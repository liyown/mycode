==> flow/design.v <==
module fenpin(clkin,clk6hz,clk190hz,clk760hz);
input clkin;
output clk6hz,clk190hz,clk760hz;
reg[25:0] qout;
always @(posedge clkin)
begin
 qout<=qout+1;
end
assign clk6hz=qout[23];
assign clk190hz=qout[18];
assign clk760hz=qout[16];
endmodule
# Reports on fenpin
# The steps from the RTL of fenpin to its reports follow in flow order.
# Line numbers count from 1 in the design file above.
# The mark n/a stands for no value.
# design
top_module	fenpin
clock	clkin
library	sky130hd
pvt_corner	tt_025C_1v80

# Word-level counts
# Source: Yosys, flattened and elaborated, memories not mapped. Widths are those after wreduce; folded enables and synchronous resets count as part of the registers. Registers that Yosys merges into a memory's read port (data or address) are not register bits. Print and check cells do not count. Equal cells are merged and count once.
# op_classes
add_sub_neg	1
# op_table
operator	count
adder 26 x 1 -> 26 bit (second input constant)	1
# word_totals
register_bits	26
input_bits	1

# Depth
# Depth = most cells in a row (Yosys ltp): at word level without a register or memory, in the mapped netlist without a sequential cell, where the memories' decode and read muxes count.
# depth
depth_word	1
ABC_AREA	1
depth_mapped	8

# Mapped cells and area
# Source: synth_stat.txt of the flow (Yosys; design flattened, memories mapped). It holds for the ABC_AREA given above (unset counts as 0); a run with the other value may have another netlist.
# The area totals of this step are shown rounded.
# by_type
type	count	type_area_um2
sky130_fd_sc_hd__dfxtp_1	24	480.461
sky130_fd_sc_hd__nand2_1	52	195.187
sky130_fd_sc_hd__nor2_1	18	67.565
sky130_fd_sc_hd__xor2_1	7	61.309
sky130_fd_sc_hd__nor2_4	5	56.304
sky130_fd_sc_hd__xnor2_1	6	52.55
sky130_fd_sc_hd__inv_1	13	48.797
sky130_fd_sc_hd__nand3b_1	5	37.536
sky130_fd_sc_hd__nand3_1	6	30.029
sky130_fd_sc_hd__nor2_2	4	25.024
sky130_fd_sc_hd__ha_1	1	12.512
sky130_fd_sc_hd__o21ai_0	2	10.01
sky130_fd_sc_hd__and2_1	1	6.256
sky130_fd_sc_hd__nand2_2	1	6.256
sky130_fd_sc_hd__nand4_1	1	6.256
# mapped
cell_count	146
mapped_area_um2	1100
seqArea_um2	480
flip_flops	24
n_buf	0

# Timing after synthesis
# Path of least setup slack by OpenSTA after synthesis, without wires, with an ideal clock, recovery checks aside; 20% of the period is set as input and as output delay. Where synthesis merged equal registers, the netlist keeps one of their names.
# synth_timing
path_kind	register to register
start	register qout[0]
end	register qout[16]
period_ns	2.44
setup_time_ns	0.113
launch_ns	0.000
arrival_time_ns	1.072
t_required_ns	2.327
path_slack_ns	1.255
path_delay_ns	1.185
stages	9
synth_period_reached_ns	1.185
# "path_delay_ns" = arrival - input delay + setup time.
# "stages" counts driving pins, that of a launching flip-flop among them; a cell with two outputs on the path counts twice.
# "synth_period_reached_ns" = period - worst setup slack (recovery checks aside). The figure is calculated, with input and output delays left at 20% of the set period.
# Between the ends stands the longest chain of elaborated cells between them, by number of cells; it is not shown to be the way that was timed. Of several equally long chains one is given.
# Each line given opens the expression or statement behind the cell; cells for indexed reads and writes are added by Yosys, which also makes memories of some case tables.
# synth_via
path_cell_list	sky130_fd_sc_hd__dfxtp_1 -> sky130_fd_sc_hd__ha_1 -> sky130_fd_sc_hd__nand2_1 -> sky130_fd_sc_hd__nor2_4 -> sky130_fd_sc_hd__nand2_1 -> sky130_fd_sc_hd__nor2_4 -> sky130_fd_sc_hd__nand2_1 -> sky130_fd_sc_hd__nand2_1 -> sky130_fd_sc_hd__nand2_1
elab_chain_len	1
cone_cells	1
cone_classes	add/sub: 1
# synth_lines
element	line_no	rtl
from (decl)	4	reg[25:0] qout;
from (assign)	7	qout<=qout+1;
adder 26 x 1 -> 26 bit	7
to (assign)	7
to (decl)	4

# Worst path after layout
# From the final timing report of stored run 2: the path of least setup slack in the routed layout; clock arrival at registers is part of the times.
# layout_timing
path_kind	register to output
start	register qout[16]
end	output port clk760hz
period_ns	2.89
out_delay_ns	0.58
launch_ns	0.27
arrival_time_ns	1.26
t_required_ns	2.31
path_slack_ns	1.05
stages	2
# layout_via
path_cell_list	sky130_fd_sc_hd__dfxtp_1 -> sky130_fd_sc_hd__clkdlybuf4s50_1
elab_chain_len	0
cone_cells	0
# layout_lines
element	line_no	rtl
from (decl)	4	reg[25:0] qout;
from (assign)	7	qout<=qout+1;
to (decl)	3	output clk6hz,clk190hz,clk760hz;

# Record of 2 stored runs of the RTL-to-layout flow on fenpin, platform sky130hd. The runs are unordered. Constraints: input delay and output delay 20% of the set period each, output load 0.01 pF.
# "achievedPeriod_ns" is the run's clock period less its worst setup slack. It is reckoned from that one timing run; input and output delays stay at 20% of the period that was set.
# "power.total_w" rests on the timing tool's default activity at the inputs, not on a simulated workload.
# Measured values are rounded.
# Settings: - = not set for that run.
# Among the results, - means that no value is shown for the run.
run	period_ns	CORE_UTILIZATION	PLACE_DENSITY_LB_ADDON	CORE_ASPECT_RATIO	CELL_PAD_IN_SITES_GLOBAL_PLACEMENT	TNS_END_PERCENT	GPL_TIMING_DRIVEN	CTS_CLUSTER_DIAMETER	MIN_ROUTING_LAYER	MAX_ROUTING_LAYER	CAP_MARGIN	CORE_MARGIN	SLEW_MARGIN	SETUP_SLACK_MARGIN	ABC_AREA	ys_area_um2	design.die.area_um2	post_route_stdcell_area_um2	layout_utilization_pct	setup_ws_ns	worst_hold_slack_ns	power.total_w	achievedPeriod_ns
stored run 1	0.99	55	0.12	0.59	2	75	0	273	met2	met4	20	2	20	-	-	-	-	-	-	-	-	-	-
stored run 2	2.89	28	0.16	-	-	30	1	-	met1	met5	40	8	30	-0.22	1	1100	6170	1240	33.4	1.05	0.460	0.000561	1.836
# Stored run 1: did not finish, placement stopped with FLW-0024
